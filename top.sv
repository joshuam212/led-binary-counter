==> flow/design.v <==
`timescale 1ns / 1ps
module LED_counter
(
    input clk,                       
    input reset,                     
    input divided_clk,               
    output reg [7:0] led_count       
);
    reg prev_clk;
    always_ff @ (posedge(clk))
    begin
        if (reset)
        begin
            led_count <= 8'b0;
            prev_clk <= 1'b0;
        end
        else
        begin
             if (divided_clk && divided_clk != prev_clk)
             begin
                led_count <= led_count + 1;
             end
             if (divided_clk != prev_clk)
                 prev_clk <= divided_clk;
        end
    end
endmodule
`timescale 1ns / 1ps
module clk_divider
(
    input clk_in,              
    input reset,               
    input [26:0] desired_clk,  
    output reg clk_out         
);
    reg [31:0] clock_count; 
    reg [26:0] divider = (27'd100000000)/(desired_clk*2); 
    always_ff @ (posedge(clk_in))
    begin
        if (reset)
        begin
            clock_count <= 31'b0;  
            clk_out     <= 1'b0;   
        end
        else if (clock_count < divider)
            clock_count <= clock_count + 1;
        else
        begin
            clock_count <= 0;
            clk_out <= ~clk_out;
        end
    end
endmodule
module top(
    input CLK100,            
    output [9:0] LED,        
    output [2:0] RGB0,      
    output [2:0] RGB1,
    output [3:0] SS_ANODE,    
    output [7:0] SS_CATHODE,  
    input [11:0] SW,          
    input [3:0] PB,           
    inout [23:0] GPIO,        
    output [3:0] SERVO,       
    output PDM_SPEAKER,       
    input PDM_MIC_DATA,      
    output PDM_MIC_CLK,
    output ESP32_UART1_TXD,   
    input ESP32_UART1_RXD,
    output IMU_SCLK,          
    output IMU_SDI,           
    input IMU_SDO_AG,         
    input IMU_SDO_M,          
    output IMU_CS_AG,         
    output IMU_CS_M,          
    input IMU_DRDY_M,         
    input IMU_INT1_AG,        
    input IMU_INT_M,          
    output IMU_DEN_AG         
    );
    assign RGB0 = 3'b000;
    assign RGB1 = 3'b000;
    assign GPIO = 24'bzzzzzzzzzzzzzzzzzzzzzzzz;
    assign SERVO = 4'b0000;
    assign PDM_SPEAKER = 1'b0;
    assign PDM_MIC_CLK = 1'b0;
    assign ESP32_UART1_TXD = 1'b0;
    assign IMU_SCLK = 1'b0;
    assign IMU_SDI = 1'b0;
    assign IMU_CS_AG = 1'b1;
    assign IMU_CS_M = 1'b1;
    assign IMU_DEN_AG = 1'b0;
    assign SS_ANODE = 4'b0111;
    assign SS_CATHODE = 8'b10100001;
    wire clk = CLK100;
    wire reset = SW[0];
    wire divided_clk;
    reg [26:0] desired_clk = 27'd1;
    wire [7:0] led_counter;
    assign LED = led_counter;
    clk_divider clkdiv (
        .clk_in(clk),
        .reset(reset),
        .desired_clk(desired_clk),
        .clk_out(divided_clk)
    );
    LED_counter ledcounter (
        .clk(clk),
        .reset(reset),
        .divided_clk(divided_clk),
        .led_count(led_counter)
    );
endmodule
# From RTL to reports: top
# What the tools print for top, step after step.
# Line numbers count from 1 in the design file above.
# Library cell names are shortened.
# Not given: n/a
# inputs
top,top
clk_port,CLK100
cell_library,sky130hd
pvt_corner,tt_025C_1v80

# Word-level counts
# Source: Yosys, flattened and elaborated, memories not mapped. Widths are those after wreduce. Registers that Yosys merges into a memory's read port (data or address) are not register bits. Print and check cells do not count. Equal cells are merged and count once.
# word_totals
regBits,42
in_bits,24
# classes
n_addsub,2
cmp,1
eq_ne,1
bitwise,2
reduce_logical,2
# ops
cell,n
32-bit by 1-bit adder with 32-bit output with constant B,1
32-bit by 26-bit < comparator with 1-bit output with constant B,1
8-bit by 1-bit adder with 8-bit output with constant B,1
1-bit NOT,2
2-bit OR reduction,1
1-bit != test,1
1-bit logical AND,1

# Logic depth
# Depth = most cells in a row (Yosys ltp): at word level without a register or memory, in the mapped netlist without a sequential cell, where the memories' decode and read muxes count.
# logic_depth
ltp_word,3
ABC_AREA,0
ltp_mapped,6
mapped_depth_nobuf,5

# Mapped cells and area
# Yosys stat after the flow's synthesis: flattened, memories mapped to cells. It holds for the ABC_AREA given above (unset counts as 0); a run with the other value may have another netlist.
# The area totals of this step are shown rounded.
# synth_totals
stdcells,255
yosys_area_um2,2198
seq_area_um2,840.8
ff_cells,42
buffers,63
# types
cell_type,n,area_total_um2
dfxtp_1,42,840.806
buf_4,57,427.91
xnor2_1,11,96.342
nor2_1,25,93.84
a21oi_1,14,70.067
xor2_1,6,52.55
nand2_1,13,48.797
nand3_1,9,45.043
or4_1,6,45.043
nand4_1,7,43.792
nor4_1,7,43.792
or3_1,7,43.792
ha_1,3,37.536
o31ai_1,5,37.536
o21ai_0,6,30.029
inv_1,7,26.275
mux2i_1,2,20.019
o21ba_2,2,20.019
# Other cell types: 16; their cells: 26.
# By module: a second synthesis without flattening, with its own total; a netlist apart from the flattened one above.
# hier_totals
hier_cells,4591
area_unflattened_um2,31380
# Each row is one instance without its submodules.
# modules
mod,n_inst,cells,mod_area_um2
clk_divider,1,4491,30570
top,1,58,427.9
LED_counter,1,42,382.9

# Path before layout
# OpenSTA on the mapped netlist: ideal clock, no wires. The path of least setup slack (recovery checks aside). Input and output delay are each 20% of the period. Register names are those of the netlist, which keeps one name where synthesis merged equal registers.
# synth_path
kind,reg-to-reg
start,register clkdiv.clock_count[0]
end,register clkdiv.clock_count[16]
clock_period_ns,2.29
setup_ns,0.070
arrival_time_ns,1.797
required_time_ns,2.220
path_slack_ns,0.423
path_delay_ns,1.867
stages,7
n_path_buf,1
period_less_setup_slack_ns,1.867
# "path_delay_ns" = arrival - input delay + setup time.
# "stages": output pins that drive a net of the path, with the launching flip-flop's if there is one; two outputs of one cell count as two.
# "period_less_setup_slack_ns" is the clock period less the worst setup slack; recovery checks do not enter. This is arithmetic on one report: input and output delays are still those of the set period (20% each).
# The rows between start and end are the longest chain of elaborated cells between them; the timing report does not say that the signal goes this way. Where chains are equally long, one stands for them.
# A line is the first line of the expression or statement that the cell stems from. Yosys adds cells for indexed reads and writes and turns some case tables into memories.
# A register here has more assigning lines than the two given.
# synth_between
path_cell_list,dfxtp_1 > ha_1 > nand4_1 > or3_1 > buf_2 > or4_1 > a21oi_1
elab_chain_cells,3
cone_cells,4
cone_classes,add/sub (1); compare (1); logic (1); reduce/logical (1)
# synth_rtl
item,line,text
"start, declared",36,reg [31:0] clock_count;
"start, assigned",42,clock_count <= 31'b0;
"start, assigned",46,clock_count <= clock_count + 1;
32-bit by 26-bit < comparator with 1-bit output,45,else if (clock_count < divider)
1-bit NOT,n/a,
2-bit OR reduction,n/a,
"end, assigned",42,
"end, assigned",46,
"end, declared",36,

# Timing after layout
# From the final timing report of flow run 1: the path of least setup slack in the routed layout; clock arrival at registers is part of the times.
# layout_path
kind,input-to-reg
start,input port SW[0]
end,register clkdiv.clock_count[18]
clock_period_ns,3.65
input_delay_ns,0.73
setup_ns,0.11
arrival_time_ns,2.29
required_time_ns,3.82
path_slack_ns,1.53
stages,4
n_path_buf,2
# The rows between start and end are the longest chain of elaborated cells between them; the timing report does not say that the signal goes this way. Where chains are equally long, one stands for them.
# A register here has more assigning lines than the two given.
# layout_between
path_cell_list,clkdlybuf4s50_1 > a211o_1 > buf_4 > a21oi_1
elab_chain_cells,1
cone_cells,1
cone_classes,reduce/logical (1)
# layout_rtl
item,line,text
"start, declared",61,"input [11:0] SW,"
2-bit OR reduction,n/a,
"end, assigned",42,clock_count <= 31'b0;
"end, assigned",46,clock_count <= clock_count + 1;
"end, declared",36,reg [31:0] clock_count;

# Below are 2 stored runs of the flow (Yosys, OpenROAD; platform sky130hd) on top, each with its settings and what was measured, unordered. Constraints: input delay and output delay 20% of the set period each, output load 0.01 pF.
# "clock_period_reached_ns": clock period set for the run, less the worst setup slack. It is reckoned from that one timing run; input and output delays stay at 20% of the period that was set.
# "worst_path_ns" is the time allowed to the run's worst setup path (the clock period less input and output delay, where it has them) less its slack. Clock arrival times count: a late capture clock shortens it, a late launch clock lengthens it.
# "power.total_uw": no workload was simulated; the value follows from the tool's default switching activity.
# Measured values are rounded.
# Settings: -- = not set for that run.
name,flow run 1,flow run 2
period_ns,3.65,1.95
CORE_UTILIZATION,56,30
PLACE_DENSITY_LB_ADDON,0.03,0.14
CORE_MARGIN,10,2
TNS_END_PERCENT,85,--
CTS_CLUSTER_SIZE,78,--
SLEW_MARGIN,40,20
MAX_ROUTING_LAYER,met5,met5
CAP_MARGIN,20,40
CORE_ASPECT_RATIO,--,0.68
CELL_PAD_IN_SITES_GLOBAL_PLACEMENT,--,0
CELL_PAD_IN_SITES_DETAIL_PLACEMENT,--,1
GPL_ROUTABILITY_DRIVEN,--,1
CTS_CLUSTER_DIAMETER,--,154
ys_area_um2,2198,2198
die_footprint_um2,6832,8042
finalCellArea_um2,2208,2452
finalUtil_pct,59.4,34.8
setup_ws_ns,1.533,0.075
setupTns_ns,0.000,0.000
worst_hold_slack_ns,0.458,0.430
power.total_uw,796.5,1572
clock_period_reached_ns,2.117,1.875
worst_path_ns,1.39,1.88
critical_path_kind,input-to-reg,reg-to-reg
